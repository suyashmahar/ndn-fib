==> flow/design.v <==
`timescale 1ns/1ps
module node 
  #(
    parameter WORD_SIZE = 16,     
    parameter POINTER_SIZE = 16  
    )(
      input 			  clk_in,
      input 			  enable_input_in,
      input [POINTER_SIZE - 1:0]  left_pointer_in,
      input [POINTER_SIZE - 1:0]  right_pointer_in,
      input [WORD_SIZE - 1:0] 	  data_word_in,
      output [POINTER_SIZE - 1:0] left_pointer_out,
      output [POINTER_SIZE - 1:0] right_pointer_out,
      output [WORD_SIZE - 1:0] 	  data_word_out,
      output 			  valid_bit_out,
      output 			  left_pointer_valid_bit_out,
      output 			  right_pointer_valid_bit_out
      );
   reg [WORD_SIZE - 1:0] 		data_word;
   reg 				valid_bit = 1'b0;
   reg [POINTER_SIZE - 1:0] 	left_pointer;
   reg [POINTER_SIZE - 1:0] 	right_pointer;
   reg 				left_pointer_valid_bit = 1'b0;
   reg 				right_pointer_valid_bit = 1'b0;
   assign data_word_out = data_word;
   assign valid_bit_out = valid_bit;
   assign left_pointer_out = left_pointer;
   assign right_pointer_out = right_pointer;
   assign left_pointer_valid_bit_out = left_pointer_valid_bit;
   assign right_pointer_valid_bit_out = right_pointer_valid_bit;
   initial begin
       left_pointer_valid_bit = 1'b0;
       right_pointer_valid_bit = 1'b0;
       valid_bit = 1'b0;
   end  
   always @(posedge clk_in) begin
       if (enable_input_in == 1'b1) begin
	   data_word <= data_word_in;
	   left_pointer <= left_pointer_in;
	   right_pointer <= right_pointer_in;
	   valid_bit <= 1'b1;
       end
   end
endmodule
==> Reports on node <==
The steps from the RTL of node to its reports follow in flow order.
Line numbers count from 1 in the design file above.
{ "setup": {"top_module": "node", "clk_port": "clk_in", "cell_library": "sky130hd", "corner": "tt_025C_1v80"} }

==> Word level <==
Yosys after proc, flatten, opt, wreduce and memory -nomap, before mapping. Enables and synchronous resets that opt folds into registers are not counted as muxes. Memory bits, and registers merged into a memory's read port (data or address), are not among the register bits. Print and check cells are not counted. Equal cells are merged and count once.
{ "bits": {"register_bits": 49, "input_bits": 50, "out_inout_bits": 51, "wordCells": 4} }

==> Logic depth <==
Depth = most cells in a row (Yosys ltp): at word level without a register or memory, in the mapped netlist without a sequential cell, where the memories' decode and read muxes count.
{ "logic_depth": {"ltp_word": 0, "abc_area": 0, "depth_mapped": 1, "depth_no_buf": 0} }

==> After synthesis <==
Yosys stat after the flow's synthesis: flattened, memories mapped to cells. It holds for the ABC_AREA given above (unset counts as 0); a run with the other value may have another netlist.
{ "synth_totals": {"stdcells": 53, "mapped_area_um2": 1493.9, "seq_area_um2": 1471.4, "ffs": 49, "buffers": 2} }
{ "types": {"columns": ["cell_type", "count", "area_total_um2"], "rows": [
  ["sky130_fd_sc_hd__edfxtp_1", 49, 1.47E+03],
  ["sky130_fd_sc_hd__buf_4", 2, 15.014],
  ["sky130_fd_sc_hd__conb_1", 2, 7.507]
]} }

==> Timing after synthesis <==
Source: OpenSTA report_checks on the synthesized netlist (no wires, ideal clock, input and output delay 20% of the period each), path of least setup slack; recovery checks are left aside. Register names are those of the netlist, which keeps one name where synthesis merged equal registers.
{ "synth_timing": {"path_kind": "reg2out", "from": "reg data_word[0]", "to": "out data_word_out[0]", "tclk_ps": 478, "out_delay_ps": 96, "t_first_pin_ps": 0, "arrival_ps": 394, "required_ps": 382, "slack_ps": -11, "path_delay_ps": 394, "stages": 1, "n_path_buf": 0, "period_less_setup_slack_ps": 489} }
"path_delay_ps" is the arrival time less input delay plus setup time.
A path that ends at an output port has no setup time.
"stages": output pins that drive a net of the path, with the launching flip-flop's if there is one; two outputs of one cell count as two.
"period_less_setup_slack_ps" = period - worst setup slack (recovery checks aside). The figure is calculated, with input and output delays left at 20% of the set period.
{ "synth_between": {"path_cell_list": "sky130_fd_sc_hd__edfxtp_1", "elab_chain_len": 0, "cone_cells": 0, "cone_lines": 0} }
{ "synth_rtl": {"columns": ["item", "line_no", "source"], "rows": [
  ["start, declared", 19, "reg [WORD_SIZE - 1:0] data_word;"],
  ["start, assigned", 38, "data_word <= data_word_in;"],
  ["end, declared", 14, "output [WORD_SIZE - 1:0] data_word_out,"]
]} }

==> Path in the finished layout <==
From the final timing report of flow run B: the path of least setup slack in the routed layout; clock arrival at registers is part of the times.
The path's times are printed in steps of 10 ps; the period is the one set.
{ "layout_timing": {"path_kind": "reg2out", "from": "reg data_word[7]", "to": "out data_word_out[7]", "tclk_ps": 477, "out_delay_ps": 100, "t_first_pin_ps": 290, "arrival_ps": 840, "required_ps": 380, "slack_ps": -460, "stages": 2, "n_path_buf": 1} }
{ "layout_between": {"path_cell_list": "sky130_fd_sc_hd__edfxtp_1 > sky130_fd_sc_hd__buf_2", "elab_chain_len": 0, "cone_cells": 0, "cone_lines": 0} }
{ "layout_rtl": {"columns": ["item", "line_no", "source"], "rows": [
  ["start, declared", 19, "reg [WORD_SIZE - 1:0] data_word;"],
  ["start, assigned", 38, "data_word <= data_word_in;"],
  ["end, declared", 14, "output [WORD_SIZE - 1:0] data_word_out,"]
]} }

Subject: flow runs of node

Hi,

Below are 2 stored runs of the flow (Yosys, OpenROAD; platform sky130hd) on node, each with its settings and what was measured, unordered. Constraints: input delay and output delay 20% of the set period each, output load 0.01 pF.
"worst setup path time" is the time allowed to the run's worst setup path (the clock period less input and output delay, where it has them) less its slack. Clock arrival times count: a late capture clock shortens it, a late launch clock lengthens it.
"power consumption": no workload was simulated; the value follows from the tool's default switching activity.
"worst setup path time" is known to 10 ps.

==> flow run A: settings <==
{ "period_ns": 0.664, "CORE_UTILIZATION": 69, "PLACE_DENSITY_LB_ADDON": 0.02, "CORE_MARGIN": 5, "CELL_PAD_IN_SITES_GLOBAL_PLACEMENT": 1, "ABC_AREA": 1, "GPL_TIMING_DRIVEN": 0, "CTS_CLUSTER_SIZE": 44, "SLEW_MARGIN": 40, "MIN_ROUTING_LAYER": "met2", "MAX_ROUTING_LAYER": "met4", "CAP_MARGIN": 20 }
==> flow run A: results <==
not finished: placement ended with error FLW-0024

==> flow run B: settings <==
{ "period_ns": 0.477, "CORE_UTILIZATION": 43, "SETUP_SLACK_MARGIN": -0.0, "PLACE_DENSITY_LB_ADDON": 0.26, "CORE_ASPECT_RATIO": 1.71, "TNS_END_PERCENT": 5, "ABC_AREA": 0, "CTS_CLUSTER_SIZE": 58, "MIN_ROUTING_LAYER": "met2", "MAX_ROUTING_LAYER": "met5", "CAP_MARGIN": 20, "CORE_MARGIN": 2, "SLEW_MARGIN": 20 }
==> flow run B: results <==
post-route worst hold slack: 281 ps
area of the synthesized netlist: 1493.9 um^2
worst slack on setup checks: -459 ps
sum of negative setup slack: -20412 ps
power consumption: 8445 µW
final design utilization: 70.1%
worst setup path time: 840 ps
class of the worst setup path: reg2out
full die area: 3978.8 um^2

Regards
